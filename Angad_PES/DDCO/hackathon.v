==> flow/design.v <==
module ALU (
    input [7:0] A,
    input [7:0] B,
    input [1:0] opcode,
    output reg [7:0] result
);
    always @(*) begin
        case (opcode)
            2'b00: result = A & B;   
            2'b01: result = A | B;   
            2'b10: result = ~(A & B);  
            2'b11: result = ~(A | B);  
            default: result = 8'b00000000;
        endcase
    end
endmodule
module RegisterFile (
    input clk,
    input [2:0] read_reg1,
    input [2:0] read_reg2,
    input [2:0] write_reg,
    input [7:0] write_data,
    input reg_write,
    output [7:0] read_data1,
    output [7:0] read_data2
);
    reg [7:0] registers [7:0];
    assign read_data1 = registers[read_reg1];
    assign read_data2 = registers[read_reg2];
    always @(posedge clk) begin
        if (reg_write) begin
            registers[write_reg] <= write_data;
        end
    end
endmodule
module ALU_RegFile (
    input clk,
    input [2:0] read_reg1,
    input [2:0] read_reg2,
    input [2:0] write_reg,
    input [1:0] opcode,
    input reg_write,
    output [7:0] result
);
    wire [7:0] read_data1;
    wire [7:0] read_data2;
    wire [7:0] alu_result;
    RegisterFile rf (
        .clk(clk),
        .read_reg1(read_reg1),
        .read_reg2(read_reg2),
        .write_reg(write_reg),
        .write_data(alu_result),
        .reg_write(reg_write),
        .read_data1(read_data1),
        .read_data2(read_data2)
    );
    ALU alu (
        .A(read_data1),
        .B(read_data2),
        .opcode(opcode),
        .result(alu_result)
    );
    assign result = alu_result;
endmodule
== Tool chain data of ALU_RegFile ==
What the tools print for ALU_RegFile, step after step.
Line numbers count from 1 in the design file above.
Operators: Yosys type, input widths -> output width; for muxes data width and select width s.
Library cell names are shortened.
The mark n/a stands for no value.

* Top module: ALU_RegFile
* Clock port: clk
* Library: sky130hd
* Timing corner: tt_025C_1v80

== After elaboration ==
Source: Yosys, flattened and elaborated, memories not mapped. Widths are those after wreduce; folded enables and synchronous resets count as part of the registers. Registers that Yosys merges into a memory's read port (data or address) are not register bits. Print and check cells do not count. Equal cells are merged and count once.
Memory sizes are those after Yosys's memory passes, which may raise the word count (mostly to a power of two), join words into wider ones and drop unused or constant bits.

* Divide/modulo/power cells: 0
* Equal/unequal tests: 3
* Reductions and logical operators: 1
* Add/sub/neg operators: 0
* Bitwise gates (word level): 4
* Magnitude comparators: 0
* Multipliers: 0
* Shift operators: 0
* Multiplexer cells: 4

{| class="wikitable"
|+ Operators by type and width
! operator !! number
|-
| $pmux 8 s4 || 1
|-
| $not 8->8 || 2
|-
| $and 8x8->8 || 1
|-
| $or 8x8->8 || 1
|-
| $mux 8 || 1
|-
| $eq 2x2->1 const B || 2
|-
| $mux 3 || 1
|-
| $eq 2x1->1 const B || 1
|-
| $logic_not 2->1 || 1
|-
| $mux 1 || 1
|}

* Bits in registers: 0
* Bits in latches: 0
* ROM bits: 0
* Word width x clocked read ports: 0
* Bits of input ports: 13
* RAM bits: 64
* Memories kept: 1
* Cells after elaboration: 13

{| class="wikitable"
|+ Memories
! name !! depth !! bits a word !! rd ports !! write ports !! RTL line !! RTL
|-
| rf.registers || 8 || 8 || 2 || 1 || 27 || <nowiki>reg [7:0] registers [7:0];</nowiki>
|}

== Depth ==
Depth = most cells in a row (Yosys ltp): at word level without a register or memory, in the mapped netlist without a sequential cell, where the memories' decode and read muxes count.

* Depth in word-level cells: 4
* ABC_AREA: 0
* Gate-level depth with buffers: 6

== Mapped cells and area ==
The flow's flattened synthesis, as Yosys stat reports it; memories are mapped. The netlist is that of the ABC_AREA named above (0 if unset); the other value can give another one.

{| class="wikitable"
|+ Cells by type
! type !! number
|-
| edfxtp_1 || 64
|-
| mux4_1 || 18
|-
| mux2_2 || 16
|-
| mux4_2 || 8
|-
| mux4_4 || 6
|-
| maj3_2 || 8
|-
| xor2_1 || 8
|-
| clkbuf_8 || 5
|-
| buf_6 || 3
|-
| buf_4 || 3
|-
| nor2_1 || 6
|-
| buf_12 || 1
|-
| nand2b_1 || 3
|-
| nor3_1 || 2
|-
| nand2_1 || 2
|}

* Flip-flops: 64
* Buffers: 12
* Cells in the netlist: 153
* Mapped area: 3269.4 um^2

The figures by module come from a second, unflattened synthesis with its own total; it is not the netlist above.

* Cell total of the unflattened synthesis: 153
* Area total of the unflattened synthesis: 3254.4 um^2

Each row is one instance without its submodules.

{| class="wikitable"
|+ By module
! module !! instances !! area (um^2) !! cells
|-
| RegisterFile || 1 || 3078.0 || 135
|-
| ALU || 1 || 176.4 || 18
|-
| ALU_RegFile || 1 || 0.0 || 0
|}

== Worst setup path after synthesis ==
Source: OpenSTA report_checks on the synthesized netlist (no wires, ideal clock, input and output delay 20% of the period each), path of least setup slack; recovery checks are left aside. Register names are those of the netlist, which keeps one name where synthesis merged equal registers.

* Path type: input -> output
* From: input read_reg2[1]
* To: output result[1]
* Delay of the path: 1.811 ns
* Stages on the path: 6
* Arrival: 2.713 ns
* Period: 4.51 ns
* Required time: 3.608 ns
* Setup slack: 0.895 ns
* Time at the first pin: 0.902 ns
* Synthesis period reached: 3.615 ns

"delay of the path" = arrival - input delay + setup time.
At an output port there is no setup time.
"stages on the path": output pins that drive a net of the path, with the launching flip-flop's if there is one; two outputs of one cell count as two.
"synthesis period reached" is the clock period less the worst setup slack; recovery checks do not enter. This is arithmetic on one report: input and output delays are still those of the set period (20% each).
The rows between start and end are the longest chain of elaborated cells between them; the timing report does not say that the signal goes this way. Where chains are equally long, one stands for them.
A line is the first line of the expression or statement that the cell stems from. Yosys adds cells for indexed reads and writes and turns some case tables into memories.
The chain passes a memory read, where the word-level depth is cut; so it can be longer than that depth.

* Path through: buf_6 -> buf_6 -> mux4_1 -> mux2_2 -> maj3_2 -> xor2_1
* Cells in the longest elaborated chain: 4
* Elaborated cells on any way between the ends: 6

{| class="wikitable"
|+ RTL lines, path post-synthesis
! what !! RTL line !! RTL
|-
| from (decl) || 39 || <nowiki>input [2:0] read_reg2,</nowiki>
|-
| $mem_v2 8x8 || 27 || <nowiki>reg [7:0] registers [7:0];</nowiki>
|-
| $or 8x8->8 || 12 || <nowiki>2'b11: result = ~(A | B);</nowiki>
|-
| $not 8->8 || 12 ||
|-
| $pmux 8 s4 || 8 || <nowiki>case (opcode)</nowiki>
|-
| to (decl) || 43 || <nowiki>output [7:0] result</nowiki>
|}

== Timing after layout ==
Path of least setup slack in the final report of run 1 (OpenROAD, finished layout, wires in). Where an end is a register, its clock arrival counts in the times.

* Path type: input -> output
* From: input read_reg2[1]
* To: output result[3]
* Setup slack: 0.22 ns
* Required time: 3.57 ns
* Arrival: 3.35 ns
* Stages on the path: 7
* Period: 4.46 ns
* Time at the first pin: 0.89 ns

The rows between start and end are the longest chain of elaborated cells between them; the timing report does not say that the signal goes this way. Where chains are equally long, one stands for them.
The chain passes a memory read, where the word-level depth is cut; so it can be longer than that depth.

* Path through: clkdlybuf4s50_1 -> buf_12 -> mux4_4 -> mux2_2 -> maj3_2 -> xor2_1 -> dlygate4sd2_1
* Cells in the longest elaborated chain: 4
* Elaborated cells on any way between the ends: 6

{| class="wikitable"
|+ RTL lines, path after layout
! what !! RTL line !! RTL
|-
| from (decl) || 39 || <nowiki>input [2:0] read_reg2,</nowiki>
|-
| $mem_v2 8x8 || 27 || <nowiki>reg [7:0] registers [7:0];</nowiki>
|-
| $or 8x8->8 || 12 || <nowiki>2'b11: result = ~(A | B);</nowiki>
|-
| $not 8->8 || 12 ||
|-
| $pmux 8 s4 || 8 || <nowiki>case (opcode)</nowiki>
|-
| to (decl) || 43 || <nowiki>output [7:0] result</nowiki>
|}

--- measured runs ---
Flow measurements of ALU_RegFile on sky130hd: 2 stored runs with different settings, listed in no order. Input and output delays are each 20% of the period that was set; the output load is 0.01 pF.
"achieved clock period": clock period set for the run, less the worst setup slack. It is reckoned from that one timing run; input and output delays stay at 20% of the period that was set.
"time used up by the worst setup path" means the part of the period allowed to the worst setup path (the constraints hold back 20% at inputs and 20% at outputs) less its slack; where the path has registers, the arrival times of their clocks count too.
By "total power of the final layout" is meant OpenSTA's value without simulated activity: inputs other than the clock are taken to toggle once in ten clock periods, and the tool carries that through the logic.

=== Run 1 ===
{| class="wikitable"
! Setting !! Value
|-
| period_ns || 4.46
|-
| CORE_UTILIZATION || 27
|-
| PLACE_DENSITY_LB_ADDON || 0.23
|-
| CORE_ASPECT_RATIO || 1.81
|-
| CORE_MARGIN || 8
|-
| GPL_ROUTABILITY_DRIVEN || 0
|-
| CAP_MARGIN || 0
|-
| SLEW_MARGIN || 20
|-
! Result !! Value
|-
| Worst slack on setup checks || 0.222 ns
|-
| Sum of negative setup slack || 0.000 ns
|-
| Worst hold slack in the final report || 1.257 ns
|-
| Utilization in the final report || 33.1%
|-
| Area of the die || 16042.0 um^2
|-
| Achieved clock period || 4.238 ns
|-
| Total power of the final layout || 1503 uW
|-
| Area of the standard cells in the finished layout || 3963.8 um^2
|-
| Synthesized cell area || 3269.4 um^2
|-
| Time used up by the worst setup path || 2.45 ns
|-
| Kind of the worst setup path || input -> output
|}

=== Run 2 ===
{| class="wikitable"
! Setting !! Value
|-
| period_ns || 2.04
|-
| CAP_MARGIN || 20
|-
| CORE_MARGIN || 2
|-
| CORE_UTILIZATION || 40
|-
| SLEW_MARGIN || 20
|-
! Result !! Value
|-
| Time used up by the worst setup path || 1.89 ns
|-
| Kind of the worst setup path || input -> output
|-
| Utilization in the final report || 56.0%
|-
| Achieved clock period || 2.707 ns
|-
| Area of the die || 8912.3 um^2
|-
| Synthesized cell area || 3269.4 um^2
|-
| Sum of negative setup slack || -16.366 ns
|-
| Worst slack on setup checks || -0.667 ns
|-
| Total power of the final layout || 3064 uW
|-
| Worst hold slack in the final report || 0.776 ns
|-
| Area of the standard cells in the finished layout || 4370.4 um^2
|}
--- end ---
